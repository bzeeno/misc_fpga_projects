==> flow/design.v <==
module banner_ctrl(
    input wire en,
    input wire dir,
    input wire slowClk,
    input wire [39:0] banner,
    output reg [31:0] current_disp
    );
    integer counter = 0;
    always @(posedge slowClk)
    begin
        if(!en)
            current_disp <= 32'b0;
        else
        begin
            case(counter)
                0:
                begin
                    current_disp <= banner[31:0];
                    if(dir)                       
                        counter <= counter + 1;
                    else
                        counter <= 9;
                end
                1:
                begin
                    current_disp <= {banner[27:0],banner[39:36]};  
                    if(dir)
                        counter <= counter + 1;
                    else
                        counter <= counter - 1;
                end
                2:
                begin
                    current_disp <= {banner[23:0],banner[39:32]};
                    if(dir)
                        counter <= counter + 1;
                    else
                        counter <= counter - 1;
                end
                3:
                begin
                    current_disp <= {banner[19:0],banner[39:28]};
                    if(dir)
                        counter <= counter + 1;
                    else
                        counter <= counter - 1;    
                end
                4:
                begin
                    current_disp <= {banner[15:0],banner[39:24]};
                    if(dir)
                        counter <= counter + 1;
                    else
                        counter <= counter - 1;
                end
                5:
                begin
                    current_disp <= {banner[11:0],banner[39:20]};
                    if(dir)
                        counter <= counter + 1;
                    else
                        counter <= counter - 1;
                end
                6:
                begin
                    current_disp <= {banner[7:0],banner[39:16]};
                    if(dir)
                        counter <= counter + 1;
                    else
                        counter <= counter - 1;
                end
                7:
                begin
                    current_disp <= {banner[3:0],banner[39:12]};
                    if(dir)
                        counter <= counter + 1;
                    else
                        counter <= counter - 1;
                end
                8:
                begin
                    current_disp <= banner[39:8];
                    if(dir)
                        counter <= counter + 1;
                    else
                        counter <= counter - 1;
                end
                9:
                begin
                    current_disp <= banner[35:4];
                    if(dir)
                        counter <= 0;
                    else
                        counter <= counter - 1;
                end
                default:
                    current_disp <= banner[31:0];
            endcase
        end
    end
endmodule
## Step by step through the tools: banner_ctrl

Tool output for the design above, in the order of the flow.
Line numbers count from 1 in the design file above.
Operators: Yosys type, input widths -> output width; for muxes data width and select width s.
Cell names lack the library's common part.
A cell with n/a has no value.

| set-up | value |
|---|---|
| top module | banner_ctrl |
| clock port | slowClk |
| cell library | sky130hd |
| library corner | tt_025C_1v80 |

## Elaborated design

Source: Yosys, flattened and elaborated, memories not mapped. Widths are those after wreduce. Registers that Yosys merges into a memory's read port (data or address) are not register bits. Print and check cells do not count. Equal cells are merged and count once.

| word-level totals | value |
|---|---|
| output and inout port bits | 32 |
| word-level cells | 22 |
| latch bits | 0 |
| memories | 0 |
| memory bits (read-only) | 0 |
| input bits | 43 |
| clocked read ports x word width | 0 |
| bits in registers | 64 |
| memory bits (writable) | 0 |

| cells by class | value |
|---|---|
| multiplexer cells | 5 |
| equality and inequality tests | 9 |
| shift-type cells | 0 |
| add/subtract/negate cells | 2 |
| divide/modulo/power cells | 0 |
| bitwise logic cells | 0 |
| $lt $le $gt $ge | 0 |
| reduce/logical cells | 4 |
| multipliers | 0 |

Operators by type and width:

| cell | number |
|---|---|
| $pmux 32 s9 | 1 |
| $eq 32x3->1 const B | 4 |
| $pmux 32 s3 | 1 |
| $mux 32 | 3 |
| $eq 32x2->1 const B | 2 |
| $eq 32x4->1 const B | 2 |
| $eq 32x1->1 const B | 1 |
| $add 32x2->32 const B | 1 |
| $sub 32x2->32 const B | 1 |
| $logic_not 32->1 | 1 |
| $reduce_bool 10->1 | 1 |
| $reduce_or 8->1 | 1 |
| $reduce_and 2->1 | 1 |

## Logic depth

Longest topological path by Yosys (ltp), each cell counted once; first at word level (registers and memories cut), then after technology mapping (sequential cells cut; the memories' decode and read muxes count).

| logic depth | value |
|---|---|
| depth after elaboration | 3 |
| ABC_AREA | 1 |
| gate-level depth with buffers | 14 |
| depth with buffers taken out | 12 |

## Mapped cells and area

The flow's flattened synthesis, as Yosys stat reports it; memories are mapped. The netlist is that of the ABC_AREA named above (0 if unset); the other value can give another one.
Totals and module areas in this step are rounded.

Cell types:

| cell | number | area in all (µm²) |
|---|---|---|
| nand2_1 | 565 | 2.12E+03 |
| edfxtp_1 | 32 | 960.922 |
| nor2_1 | 177 | 664.387 |
| dfxtp_1 | 32 | 640.614 |
| buf_2 | 70 | 350.336 |
| nand3_1 | 65 | 325.312 |
| nand4_1 | 38 | 237.728 |
| inv_1 | 57 | 213.955 |
| nor3_1 | 17 | 85.082 |
| xnor2_1 | 9 | 78.826 |
| buf_6 | 6 | 67.565 |
| xor2_1 | 7 | 61.309 |
| nor2_2 | 9 | 56.304 |
| nor2_4 | 5 | 56.304 |
| ha_1 | 4 | 50.048 |
| clkbuf_1 | 12 | 45.043 |
| o211ai_4 | 2 | 42.541 |
| nor3_2 | 4 | 40.038 |

Not listed: further types 20, cells in them 46.

| synthesis totals | value |
|---|---|
| cell count | 1157 |
| buffer cells | 94 |
| sequential area | 1600 µm² |
| chip area (Yosys) | 6400 µm² |
| flip-flops | 64 |

## Timing after synthesis

Path of least setup slack by OpenSTA after synthesis, without wires, with an ideal clock, recovery checks aside; 20% of the period is set as input and as output delay. Where synthesis merged equal registers, the netlist keeps one of their names.

| timing after synthesis | value |
|---|---|
| kind | input-to-reg |
| from | input port en |
| to | register counter[0] |
| buffers on the path | 1 |
| time at the first pin | 1400 ps |
| required time | 6570 ps |
| arrival | 3176 ps |
| period | 7000 ps |
| delay of the path | 2206 ps |
| external input delay | 1400 ps |
| path slack | 3394 ps |
| stages on the path | 2 |
| library setup time | 430 ps |
| synthesis period reached | 3606 ps |

"delay of the path" is the arrival time less input delay plus setup time.
"stages on the path" counts driving pins, that of a launching flip-flop among them; a cell with two outputs on the path counts twice.
"synthesis period reached" is the clock period less the worst setup slack; recovery checks do not enter. This is arithmetic on one report: input and output delays are still those of the set period (20% each).
The rows between start and end are the longest chain of elaborated cells between them; the timing report does not say that the signal goes this way. Where chains are equally long, one stands for them.
Each line given opens the expression or statement behind the cell; cells for indexed reads and writes are added by Yosys, which also makes memories of some case tables.
A register here has more assigning lines than the two given.

| on the way, after synthesis | value |
|---|---|
| path through | buf_1 a21boi_1 |
| length of the longest elaborated chain | 1 |
| elaborated cells on any way between the ends | 1 |
| RTL lines with such cells | 0 |
| those cells by class | 1 x reduce/logical |

Ends and longest elaborated chain, after synthesis:

| item | line | RTL |
|---|---|---|
| start, declared | 2 | `input wire en,` |
| $reduce_and 2->1 | n/a |  |
| end, assigned | 20 | `counter <= counter + 1;` |
| end, assigned | 28 | `counter <= counter + 1;` |
| end, declared | 8 | `integer counter = 0;` |

## Timing after layout

From the final timing report of stored run 1: the path of least setup slack in the routed layout; clock arrival at registers is part of the times.
The path's times are printed in steps of 10 ps; the period is the one set.

| timing after layout | value |
|---|---|
| kind | reg-to-reg |
| from | register counter[0] |
| to | register counter[25] |
| path slack | 2690 ps |
| stages on the path | 14 |
| required time | 5940 ps |
| library setup time | 240 ps |
| time at the first pin | 360 ps |
| buffers on the path | 3 |
| arrival | 3240 ps |
| period | 5830 ps |

The rows between start and end are the longest chain of elaborated cells between them; the timing report does not say that the signal goes this way. Where chains are equally long, one stands for them.
A register here has more assigning lines than the two given.
Only ways into the end's enable, where the timed path ends, are counted here.

| on the way, after layout | value |
|---|---|
| path through | edfxtp_1 inv_1 ha_1 nand3_1 nor2_1 nand2_1 a21oi_1 nor2_2 nand2_1 nor2_4 buf_6 a21boi_4 buf_16 buf_8 |
| length of the longest elaborated chain | 3 |
| elaborated cells on any way between the ends | 12 |
| RTL lines with such cells | 1 |
| those cells by class | 9 x eq/ne; 3 x reduce/logical |

Ends and longest elaborated chain, after layout:

| item | line | RTL |
|---|---|---|
| start, declared | 8 | `integer counter = 0;` |
| start, assigned | 20 | `counter <= counter + 1;` |
| start, assigned | 28 | `counter <= counter + 1;` |
| $eq 32x4->1 | 15 | `case(counter)` |
| $reduce_bool 10->1 | n/a |  |
| $reduce_and 2->1 | n/a |  |
| end, assigned | 20 |  |
| end, assigned | 28 |  |
| end, declared | 8 |  |

# Flow runs of banner_ctrl

Stored flow runs of banner_ctrl (2 of them; Yosys, OpenROAD, sky130hd). They differ in their settings and are not a sequence. Constraints: input delay and output delay 20% of the set period each, output load 0.01 pF.
"period reached" = clock period - worst setup slack. The figure is calculated, with input and output delays left at 20% of the set period.
"worst setup path time": the worst setup path's part of the clock period (all of it between registers, 20% less for each end at a port) less its slack. A launch clock that arrives late makes it longer, a capture clock that arrives late makes it shorter.
"total power of the final layout" is the tool's figure for a default switching activity; nothing was simulated.
"worst setup path time" is given in steps of 10 ps.
Results are given in rounded form.

#### Stored run 1

| setting | value |
|---|---|
| period_ns | `5.83` |
| CORE_UTILIZATION | `38` |
| PLACE_DENSITY | `0.41` |
| CORE_MARGIN | `7` |
| CELL_PAD_IN_SITES_DETAIL_PLACEMENT | `2` |
| ABC_AREA | `1` |
| GPL_TIMING_DRIVEN | `0` |
| GPL_ROUTABILITY_DRIVEN | `0` |
| CAP_MARGIN | `20` |
| SLEW_MARGIN | `20` |

| result | value |
|---|---|
| Yosys chip area after synthesis | 6400 µm² |
| area of the die | 21000 µm² |
| standard-cell area after layout | 7300 µm² |
| utilization after routing | 44% |
| setup slack of the worst path | 2700 ps |
| total negative slack | 0 ps |
| worst-case hold slack | 770 ps |
| total power of the final layout | 1.2 mW |
| period reached | 3138 ps |
| worst setup path time | 3140 ps |
| worst setup path type | reg-to-reg |

#### Stored run 2

| setting | value |
|---|---|
| period_ns | `4.64` |
| CORE_UTILIZATION | `18` |
| SETUP_SLACK_MARGIN | `-0.17` |
| PLACE_DENSITY_LB_ADDON | `0.29` |
| CORE_ASPECT_RATIO | `0.66` |
| CELL_PAD_IN_SITES_DETAIL_PLACEMENT | `0` |
| TNS_END_PERCENT | `50` |
| CTS_CLUSTER_SIZE | `89` |
| CTS_CLUSTER_DIAMETER | `384` |
| MAX_ROUTING_LAYER | `met4` |
| CAP_MARGIN | `20` |
| CORE_MARGIN | `2` |
| SLEW_MARGIN | `20` |

| result | value |
|---|---|
| Yosys chip area after synthesis | 5000 µm² |
| area of the die | 29000 µm² |
| standard-cell area after layout | 6400 µm² |
| utilization after routing | 23% |
| setup slack of the worst path | 1400 ps |
| total negative slack | 0 ps |
| worst-case hold slack | 690 ps |
| total power of the final layout | 1.5 mW |
| period reached | 3221 ps |
| worst setup path time | 3220 ps |
| worst setup path type | reg-to-reg |
