==> flow/design.v <==
`timescale 1ns / 1ps
module bcd_to_binary(
    input wire clk, reset,
    input wire start,
    input wire [3:0] bcd3, bcd2, bcd1, bcd0,
    output reg ready, done_tick,
    output wire [9:0] bin
    );
    localparam [1:0] 
        idle = 2'b00,
        op = 2'b01,
        done = 2'b10;
    reg [1:0] state_reg, state_next;
    reg [9:0] bin_reg, bin_next;
    reg [3:0] n_reg, n_next;
    reg [3:0] bcd3_reg, bcd2_reg, bcd1_reg, bcd0_reg;
    reg [3:0] bcd3_next, bcd2_next, bcd1_next, bcd0_next;
    always @(posedge clk, posedge reset)
    begin
        if(reset)
        begin
            state_reg <= idle;
            n_reg <= 0;
            bin_reg <= 0;
            bcd3_reg <= 0;
            bcd2_reg <= 0;
            bcd1_reg <= 0; 
            bcd0_reg <= 0;
        end
        else
        begin
            state_reg <= state_next;
            n_reg <= n_next;
            bin_reg <= bin_next;
            bcd3_reg <= bcd3_next;
            bcd2_reg <= bcd2_next;
            bcd1_reg <= bcd1_next; 
            bcd0_reg <= bcd0_next;
        end
    end
    always @*
    begin
        state_next = state_reg;
        n_next = n_reg;
        bin_next = bin_reg;
        bcd3_next = bcd3;
        bcd2_next = bcd2;
        bcd1_next = bcd1;
        bcd0_next = bcd0;
        ready = 1'b0;
        done_tick = 1'b0;
        case(state_reg)
            idle:
            begin
                ready = 1'b1;
                if(start)
                begin
                    state_next = op;
                    n_next = 4'b1010;  
                    bin_next = 10'b0000000000;  
                end
            end
            op:
            begin
                bin_next = {bcd0_reg[0], bin_reg[9:1]};  
                bcd3_next = {1'b0, bcd3_reg[3:1]};  
                bcd2_next = ({bcd3_reg[0], bcd2_reg[3:1]} > 4) ? ({bcd3_reg[0], bcd2_reg[3:1]} - 4'b0011) : {bcd3_reg[0], bcd2_reg[3:1]};
                bcd1_next = ({bcd2_reg[0], bcd1_reg[3:1]} > 4) ? ({bcd2_reg[0], bcd1_reg[3:1]} - 4'b0011) : {bcd2_reg[0], bcd1_reg[3:1]};
                bcd0_next = ({bcd1_reg[0], bcd0_reg[3:1]} > 4) ? ({bcd1_reg[0], bcd0_reg[3:1]} - 4'b0011) : {bcd1_reg[0], bcd0_reg[3:1]};
                n_next = n_reg - 1;  
                if(n_next == 0)
                    state_next = done;
            end
            done:
            begin
                done_tick = 1'b1;
                state_next = idle;
            end
            default: state_next = idle;
        endcase
    end
    assign bin = bin_reg;
endmodule
From RTL to reports: bcd_to_binary
What the tools print for bcd_to_binary, step after step.
Line numbers count from 1 in the design file above.
Operators carry their Yosys type and port widths (W data, S select, Z words).
Library cell names are shortened.
Not given: --

inputs
  top = bcd_to_binary
  clock = clk
  library = sky130hd
  library corner = tt_025C_1v80

Elaborated design
Counts by Yosys on the flattened word-level netlist (proc, flatten, opt, wreduce; memories kept). Register bits leave out memories and registers merged into their read ports (data or address). Print and check cells are left out. Cells with the same type and inputs are merged into one.

bit counts
  output and inout port bits = 12
  word-level cells = 39
  memory bits (writable) = 0
  bits in read-only memories = 0
  latch bits = 0
  bits in registers = 32
  memory cells = 0
  word width x clocked read ports = 0
  input port bits = 19

operators by class
  shift-type cells = 0
  $lt $le $gt $ge = 3
  muxes and demuxes = 16
  div/mod/pow operators = 0
  bitwise gates (word level) = 0
  reductions and logical operators = 5
  equality and inequality tests = 4
  add/sub/neg operators = 4
  multipliers = 0

operators by type and width
  cell                   count
  $mux W4                8
  $pmux W10 S2           1
  $sub A4 B2 Y4 const B  3
  $gt A4 B3 Y1 const B   3
  $mux W10               1
  $pmux W4 S2            1
  $ne A2 B2 Y1 const B   2
  $reduce_and A2 Y1      2
  $sub A4 B1 Y4 const B  1
  $logic_not A4 Y1       1
  $pmux W2 S2            1
  $mux W2                2
  $eq A2 B1 Y1 const B   1
  $eq A2 B2 Y1 const B   1
  $logic_not A2 Y1       1
  $reduce_bool A2 Y1     1
  $mux W1                2

Logic depth
Depth = most cells in a row (Yosys ltp): at word level without a register or memory, in the mapped netlist without a sequential cell, where the memories' decode and read muxes count.

depth
  depth in word-level cells = 4
  ABC_AREA = 0
  depth in mapped cells = 6
  gate-level depth less buffers = 6

Netlist
Source: synth_stat.txt of the flow (Yosys; design flattened, memories mapped). It holds for the ABC_AREA given above (unset counts as 0); a run with the other value may have another netlist.

mapped netlist
  buffer cells = 5
  standard cells after synthesis = 140
  area of sequential cells = 827.0 um^2
  flip-flop cells = 33
  cell area after synthesis = 1,571.5 um^2

cells by type
  cell      count  total area (um^2)
  dfrtp_1   32     800.768
  ha_1      8      100.096
  a22o_1    10     87.584
  mux2_2    7      78.826
  inv_1     17     63.811
  a21oi_1   7      35.034
  mux2i_1   3      30.029
  o21ai_0   6      30.029
  a21oi_2   3      26.275
  dfstp_2   1      26.275
  xnor2_1   3      26.275
  nand2_1   6      22.522
  nor2_1    6      22.522
  a31oi_1   3      18.768
  o22ai_1   3      18.768
  or3_1     3      18.768
  buf_2     3      15.014
  nand2b_4  1      13.763

Not listed: further types 16, cells in them 18.

Worst setup path after synthesis
OpenSTA on the mapped netlist: ideal clock, no wires. The path of least setup slack (recovery checks aside). Input and output delay are each 20% of the period. Register names are those of the netlist, which keeps one name where synthesis merged equal registers.

timing path post-synthesis
  path type = flip-flop to flip-flop
  start point = register n_reg[0]
  end point = register state_reg
  setup time = 126 ps
  arrival = 1,280 ps
  setup slack = 385 ps
  clock period = 1,790 ps
  driving pins on the path = 7
  time at the first pin = 0 ps
  path delay = 1,406 ps
  period reached after synthesis = 1,405 ps

"path delay" is the arrival time less input delay plus setup time.
"driving pins on the path" counts driving pins, that of a launching flip-flop among them; a cell with two outputs on the path counts twice.
"period reached after synthesis" is the clock period less the worst setup slack; recovery checks do not enter. This is arithmetic on one report: input and output delays are still those of the set period (20% each).
An end named without its bit number is one bit of that signal or, where synthesis recoded a state register, one of its new flip-flops.
The rows between start and end are the longest chain of elaborated cells between them; the timing report does not say that the signal goes this way. Where chains are equally long, one stands for them.
Each line given opens the expression or statement behind the cell; cells for indexed reads and writes are added by Yosys, which also makes memories of some case tables.

between the ends, post-synthesis
  cells stage by stage = dfrtp_1 > inv_1 > ha_1 > o21bai_1 > o21a_1 > o311ai_1 > nand2_1
  cells in the longest elaborated chain = 4

RTL lines, path post-synthesis
  item                RTL line  text
  start: declaration  15        reg [3:0] n_reg, n_next;
  start: assignment   23        n_reg <= 0;
  start: assignment   33        n_reg <= n_next;
  $sub A4 B1 Y4       70        n_next = n_reg - 1;
  $logic_not A4 Y1    71        if(n_next == 0)
  $mux W2             71
  $pmux W2 S2         52        case(state_reg)
  end: assignment     22        state_reg <= idle;
  end: assignment     32        state_reg <= state_next;
  end: declaration    13        reg [1:0] state_reg, state_next;

Timing after layout
Path of least setup slack in the final report of run 1 (OpenROAD, finished layout, wires in). Where an end is a register, its clock arrival counts in the times.
The path's times are printed in steps of 10 ps; the period is the one set.

timing path post-layout
  path type = flip-flop to flip-flop
  start point = register n_reg[1]
  end point = register state_reg
  arrival = 1,490 ps
  setup slack = -150 ps
  time at the first pin = 270 ps
  driving pins on the path = 7
  clock period = 1,180 ps
  setup time = 110 ps

An end named without its bit number is one bit of that signal or, where synthesis recoded a state register, one of its new flip-flops.
The rows between start and end are the longest chain of elaborated cells between them; the timing report does not say that the signal goes this way. Where chains are equally long, one stands for them.

between the ends, post-layout
  cells stage by stage = dfrtp_1 > inv_1 > ha_4 > o21bai_1 > o21a_1 > o311ai_2 > nand2_1
  cells in the longest elaborated chain = 4

RTL lines, path post-layout
  item                RTL line  text
  start: declaration  15        reg [3:0] n_reg, n_next;
  start: assignment   23        n_reg <= 0;
  start: assignment   33        n_reg <= n_next;
  $sub A4 B1 Y4       70        n_next = n_reg - 1;
  $logic_not A4 Y1    71        if(n_next == 0)
  $mux W2             71
  $pmux W2 S2         52        case(state_reg)
  end: assignment     22        state_reg <= idle;
  end: assignment     32        state_reg <= state_next;
  end: declaration    13        reg [1:0] state_reg, state_next;

Ticket comment

Stored flow runs of bcd_to_binary (2 of them; Yosys, OpenROAD, sky130hd). They differ in their settings and are not a sequence. Constraints: input delay and output delay 20% of the set period each, output load 0.01 pF.
By "time of the worst setup path" is meant the share of the clock period that the worst setup path is allowed (20% is reserved at inputs, 20% at outputs), minus its slack. Clock arrival times at its registers enter into it.
"time of the worst setup path" is given in steps of 10 ps.
A setting shown as . is not set for that run.

name                                  run 1                   run 2
period_ns                             1.18                    1.64
CORE_UTILIZATION                      24                      40
SETUP_SLACK_MARGIN                    0.04                    0.26
CELL_PAD_IN_SITES_GLOBAL_PLACEMENT    2                       .
MAX_ROUTING_LAYER                     met5                    .
CAP_MARGIN                            20                      20
CORE_MARGIN                           2                       2
SLEW_MARGIN                           20                      20
chip area in the Yosys report (um^2)  1,571.5                 1,571.5
total die area (um^2)                 7,211.4                 4,446.2
std-cell area (final layout) (um^2)   2,452.3                 2,165.8
utilization (%)                       38.6                    58.3
setup slack of the worst path (ps)    -146                    254
setup TNS (ps)                        -1,803                  0
time of the worst setup path (ps)     1,330                   1,060
kind of the worst setup path          flip-flop to flip-flop  flip-flop to output port
